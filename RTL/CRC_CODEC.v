==> flow/design.v <==
module CRC_CODEC(
	input wire			clk,
	input wire			rst_n,
	input wire[15:0]		data_in,
	input wire			valid_i,
	input wire			mode,		 
	output reg[15:0]		data_out,
	output reg			valid_o
);
	reg [4:0] cnt;		 
	reg d0;
	reg d1;
	reg d2;
	reg d3;
	reg d4;
	reg d5;
	reg d6;
	reg d7;
	always @(posedge clk or negedge rst_n) 
	begin
		if(!rst_n)
			cnt <= 0;
		else if( cnt == 9 )
			cnt <= 1;
		else if(valid_i || cnt > 0)
			cnt <= cnt + 1;
		else
			cnt <= cnt;
	end
	always @(posedge clk or negedge rst_n) 
	begin
		if(!rst_n)
			d0 <= 0;
		else if( cnt >= 1 && cnt <= 8 )
			d0 <= data_in[16-cnt] ^ d7;
		else if( cnt == 9 )
			d0 <= 0;
		else
			d0 <= d0;
	end
	always @(posedge clk or negedge rst_n) 
	begin
		if(!rst_n)
			d1 <= 0;
		else if( cnt >= 1 && cnt <= 8 )
			d1 <= data_in[16-cnt] ^ d7 ^ d0;
		else if( cnt == 9 )
			d1 <= 0;
		else
			d1 <= d1;
	end
	always @(posedge clk or negedge rst_n) 
	begin
		if(!rst_n)
			d2 <= 0;
		else if( cnt >= 1 && cnt <= 8 )
			d2 <= data_in[16-cnt] ^ d7 ^ d1;
		else if( cnt == 9 )
			d2 <= 0;
		else
			d2 <= d2;
	end
	always @(posedge clk or negedge rst_n) 
	begin
		if(!rst_n)
			d3 <= 0;
		else if( cnt >= 1 && cnt <= 8 )
			d3 <= d2;
		else if( cnt == 9 )
			d3 <= 0;
		else
			d3 <= d3;
	end
	always @(posedge clk or negedge rst_n) 
	begin
		if(!rst_n)
			d4 <= 0;
		else if( cnt >= 1 && cnt <= 8 )
			d4 <= d3;
		else if( cnt == 9 )
			d4 <= 0;
		else
			d4 <= d4;
	end
	always @(posedge clk or negedge rst_n) 
	begin
		if(!rst_n)
			d5 <= 0;
		else if( cnt >= 1 && cnt <= 8 )
			d5 <= d4;
		else if( cnt == 9 )
			d5 <= 0;
		else
			d5 <= d5;
	end
	always @(posedge clk or negedge rst_n) 
	begin
		if(!rst_n)
			d6 <= 0;
		else if( cnt >= 1 && cnt <= 8 )
			d6 <= d5;
		else if( cnt == 9 )
			d6 <= 0;
		else
			d6 <= d6;
	end
	always @(posedge clk or negedge rst_n) 
	begin
		if(!rst_n)
			d7 <= 0;
		else if( cnt >= 1 && cnt <= 8 )
			d7 <= d6;
		else if( cnt == 9 )
			d7 <= 0;
		else
			d7 <= d7;
	end
	always @(posedge clk or negedge rst_n) 
	begin
		if(!rst_n)
			valid_o <= 0;
		else if(  cnt == 9 )
			valid_o <= 1;
		else
			valid_o <= 0;
	end
	always @(posedge clk or negedge rst_n) 
	begin
		if(!rst_n)
			data_out <= 0;
		else if( cnt == 8 )
		begin
			if(mode) 
				data_out[15:8] <= data_in[15:8]; 
			else 
				data_out <= data_in;
		end
		else if( cnt == 9 )
		begin
			if(mode) 
			begin
				data_out[7] <= d7;
				data_out[6] <= d6;
				data_out[5] <= d5;
				data_out[4] <= d4;
				data_out[3] <= d3;
				data_out[2] <= d2;
				data_out[1] <= d1;
				data_out[0] <= d0;
			end
			else 
			begin
				case({d7^data_out[7], d6^data_out[6], d5^data_out[5], d4^data_out[4], d3^data_out[3], d2^data_out[2], d1^data_out[1],d0^data_out[0]})
					8'b1000_1001: data_out[15] <= ~data_out[15];
					8'b1100_0111: data_out[14] <= ~data_out[14];
					8'b1110_0000: data_out[13] <= ~data_out[13];
					8'b0111_0000: data_out[12] <= ~data_out[12];
					8'b0011_1000: data_out[11] <= ~data_out[11];
					8'b0001_1100: data_out[10] <= ~data_out[10];
					8'b0000_1110: data_out[9] <= ~data_out[9];
					8'b0000_0111: data_out[8] <= ~data_out[8];
					8'b1000_0000: data_out[7] <= ~data_out[7];
					8'b0100_0000: data_out[6] <= ~data_out[6];
					8'b0010_0000: data_out[5] <= ~data_out[5];
					8'b0001_0000: data_out[4] <= ~data_out[4];
					8'b0000_1000: data_out[3] <= ~data_out[3];
					8'b0000_0100: data_out[2] <= ~data_out[2];
					8'b0000_0010: data_out[1] <= ~data_out[1];
					8'b0000_0001: data_out[0] <= ~data_out[0];
					default: data_out <= data_out;
				endcase
			end
		end
		else
			data_out <= data_out;
	end
endmodule
# From RTL to reports: CRC_CODEC
# Tool output for the design above, in the order of the flow.
# Lines are those of the file above, counted from 1.
# Operators: Yosys type, input widths -> output width; for muxes data width and select width s.
# Library cell names are shortened.
# A cell with n/a has no value.
[setup] design="CRC_CODEC" clock_port="clk" lib="sky130hd" pvt_corner="tt_025C_1v80"

# After elaboration
# Source: Yosys, flattened and elaborated, memories not mapped. Widths are those after wreduce. Registers that Yosys merges into a memory's read port (data or address) are not register bits. Print and check cells do not count. Equal cells are merged and count once.
[word_totals] in_bits=20 register_bits=30
[op_classes] addsub=2 reduce_and_logical=37 mux=84 logic=27 n_shift=1 compare=3 equal=20
[op_table] operator="$mux 1" n=82
[op_table] operator="$reduce_and 3->1" n=16
[op_table] operator="$eq 8x8->1 const B" n=4
[op_table] operator="$reduce_bool 3->1" n=8
[op_table] operator="$reduce_bool 2->1" n=11
[op_table] operator="$not 1->1" n=16
[op_table] operator="$shiftx 16x6->1" n=1
[op_table] operator="$eq 8x3->1 const B" n=2
[op_table] operator="$eq 8x4->1 const B" n=2
[op_table] operator="$eq 8x5->1 const B" n=2
[op_table] operator="$eq 8x6->1 const B" n=2
[op_table] operator="$eq 8x7->1 const B" n=2
[op_table] operator="$xor 1x1->1" n=11
[op_table] operator="$eq 5x4->1 const B" n=2
[op_table] operator="$mux 5" n=2
[op_table] operator="$eq 8x1->1 const B" n=1
[op_table] operator="$eq 8x2->1 const B" n=1
[op_table] operator="$sub 5x5->6 const A" n=1
[op_table] operator="$add 5x1->5 const B" n=1
[op_table] operator="$ge 5x1->1 const B" n=1
[op_table] operator="$gt 5x1->1 const B" n=1
[op_table] operator="$le 5x4->1 const B" n=1
[op_table] operator="$ne 2x1->1 const B" n=1
[op_table] operator="$ne 2x2->1 const B" n=1
[op_table] operator="$logic_and 1x1->1" n=1
[op_table] operator="$logic_or 1x1->1" n=1

# Depth
# Yosys ltp: most cells in a row. Word level: on the elaborated netlist, between registers, memories and ports. Mapped: between sequential cells and ports; inverters and the memories' decode and read muxes count.
[depth] ltp_word=6 abc_area=0 mapped_depth=10 ltp_nobuf=9

# Netlist
# Source: synth_stat.txt of the flow (Yosys; design flattened, memories mapped). It holds for the ABC_AREA given above (unset counts as 0); a run with the other value may have another netlist.
[types] cell="dfrtp_1" n=30 area_total_um2=750.72
[types] cell="xor2_1" n=19 area_total_um2=166.41
[types] cell="mux2i_1" n=16 area_total_um2=160.154
[types] cell="nand2_1" n=31 area_total_um2=116.362
[types] cell="o21ai_0" n=18 area_total_um2=90.086
[types] cell="xnor2_1" n=10 area_total_um2=87.584
[types] cell="nor2_1" n=19 area_total_um2=71.318
[types] cell="a21oi_1" n=13 area_total_um2=65.062
[types] cell="nand3_1" n=12 area_total_um2=60.058
[types] cell="ha_1" n=4 area_total_um2=50.048
[types] cell="inv_1" n=12 area_total_um2=45.043
[types] cell="nor3_1" n=7 area_total_um2=35.034
[types] cell="a31oi_1" n=4 area_total_um2=25.024
[types] cell="and3_1" n=4 area_total_um2=25.024
[types] cell="a21o_1" n=3 area_total_um2=22.522
[types] cell="buf_6" n=2 area_total_um2=22.522
[types] cell="clkbuf_1" n=6 area_total_um2=22.522
[types] cell="mux4_2" n=1 area_total_um2=22.522
# Not listed: further types 25, cells in them 36.
[synth_totals] synth_area_um2=2109.5 stdcells=247 ff_cells=30

# Worst setup path after synthesis
# Source: OpenSTA report_checks on the synthesized netlist (no wires, ideal clock, input and output delay 20% of the period each), path of least setup slack; recovery checks are left aside. Register names are those of the netlist, which keeps one name where synthesis merged equal registers.
[synth_timing] path_kind="reg2reg" from="register cnt[0]" to="register d0" t_required_ps=2850 clock_period_ps=2970 path_buffers=2 driving_pins=9 t_arrival_ps=2339 path_slack_ps=511 setup_time_ps=120 delay_ps=2459 period_less_setup_slack_ps=2459
# "delay_ps" = arrival - input delay + setup time.
# "driving_pins" counts driving pins, that of a launching flip-flop among them; a cell with two outputs on the path counts twice.
# "period_less_setup_slack_ps" = period - worst setup slack (recovery checks aside). The figure is calculated, with input and output delays left at 20% of the set period.
# The rows between start and end are the longest chain of elaborated cells between them; the timing report does not say that the signal goes this way. Where chains are equally long, one stands for them.
# Each line given opens the expression or statement behind the cell; cells for indexed reads and writes are added by Yosys, which also makes memories of some case tables.
# At most two assigning lines are given for a register; there are more.
[synth_between] cell_sequence="dfrtp_1 -> clkbuf_1 -> inv_1 -> ha_1 -> buf_2 -> mux4_2 -> o211ai_1 -> nand3_1 -> a31o_2" elab_chain_cells=4
[synth_rtl] item="start: declaration" line_no=10 rtl="reg [4:0] cnt;"
[synth_rtl] item="start: assignment" line_no=26 rtl="cnt <= cnt + 1;"
[synth_rtl] item="start: assignment" line_no=28 rtl="cnt <= cnt;"
[synth_rtl] item="$sub 5x5->6" line_no=35 rtl="d0 <= data_in[16-cnt] ^ d7;"
[synth_rtl] item="$shiftx 16x6->1" line_no=35
[synth_rtl] item="$xor 1x1->1" line_no=35
[synth_rtl] item="$mux 1" line_no=34 rtl="else if( cnt >= 1 && cnt <= 8 )"
[synth_rtl] item="end: assignment" line_no=35
[synth_rtl] item="end: assignment" line_no=39 rtl="d0 <= d0;"
[synth_rtl] item="end: declaration" line_no=11 rtl="reg d0;"

# Worst path after layout
# Path of least setup slack in the final report of run A (OpenROAD, finished layout, wires in). Where an end is a register, its clock arrival counts in the times.
# The report prints the path's times to 10 ps; the period is as set.
[layout_timing] path_kind="reg2reg" from="register cnt[1]" to="register d0" path_slack_ps=440 path_buffers=1 clock_period_ps=2660 t_arrival_ps=2390 setup_time_ps=110 driving_pins=10 t_required_ps=2830
# The rows between start and end are the longest chain of elaborated cells between them; the timing report does not say that the signal goes this way. Where chains are equally long, one stands for them.
# At most two assigning lines are given for a register; there are more.
[layout_between] cell_sequence="dfrtp_1 -> inv_1 -> ha_4 -> buf_4 -> nor2b_1 -> a2111oi_1 -> a31oi_1 -> o2111ai_2 -> a21o_1 -> a31o_2" elab_chain_cells=4
[layout_rtl] item="start: declaration" line_no=10 rtl="reg [4:0] cnt;"
[layout_rtl] item="start: assignment" line_no=26 rtl="cnt <= cnt + 1;"
[layout_rtl] item="start: assignment" line_no=28 rtl="cnt <= cnt;"
[layout_rtl] item="$sub 5x5->6" line_no=35 rtl="d0 <= data_in[16-cnt] ^ d7;"
[layout_rtl] item="$shiftx 16x6->1" line_no=35
[layout_rtl] item="$xor 1x1->1" line_no=35
[layout_rtl] item="$mux 1" line_no=34 rtl="else if( cnt >= 1 && cnt <= 8 )"
[layout_rtl] item="end: assignment" line_no=35
[layout_rtl] item="end: assignment" line_no=39 rtl="d0 <= d0;"
[layout_rtl] item="end: declaration" line_no=11 rtl="reg d0;"

==> results <==
Below are 2 stored runs of the flow (Yosys, OpenROAD; platform sky130hd) on CRC_CODEC, each with its settings and what was measured, unordered. Constraints: input delay and output delay 20% of the set period each, output load 0.01 pF.
"achieved clock period": clock period set for the run, less the worst setup slack. It is reckoned from that one timing run; input and output delays stay at 20% of the period that was set.
By "power" is meant OpenSTA's value without simulated activity: inputs other than the clock are taken to toggle once in ten clock periods, and the tool carries that through the logic.
[run A] settings: period_ns=2.66, SETUP_SLACK_MARGIN=0.27, CAP_MARGIN=20, CORE_MARGIN=2, CORE_UTILIZATION=40, SLEW_MARGIN=20
[run A] result: chip area after synthesis (Yosys) 2109.5 sq um, die area 5870.6 sq um, utilization 0.524, worst setup slack after layout 444 ps, total negative slack 0 ps, power 1.216 mW, achieved clock period 2216 ps
[run B] settings: period_ns=2.28, CORE_UTILIZATION=62, PLACE_DENSITY_LB_ADDON=0.19, CORE_MARGIN=5, CELL_PAD_IN_SITES_DETAIL_PLACEMENT=2, TNS_END_PERCENT=70, CTS_CLUSTER_DIAMETER=275, SLEW_MARGIN=5, MIN_ROUTING_LAYER=met1, CAP_MARGIN=20
[run B] result: did not finish, placement stopped with DPL-0033
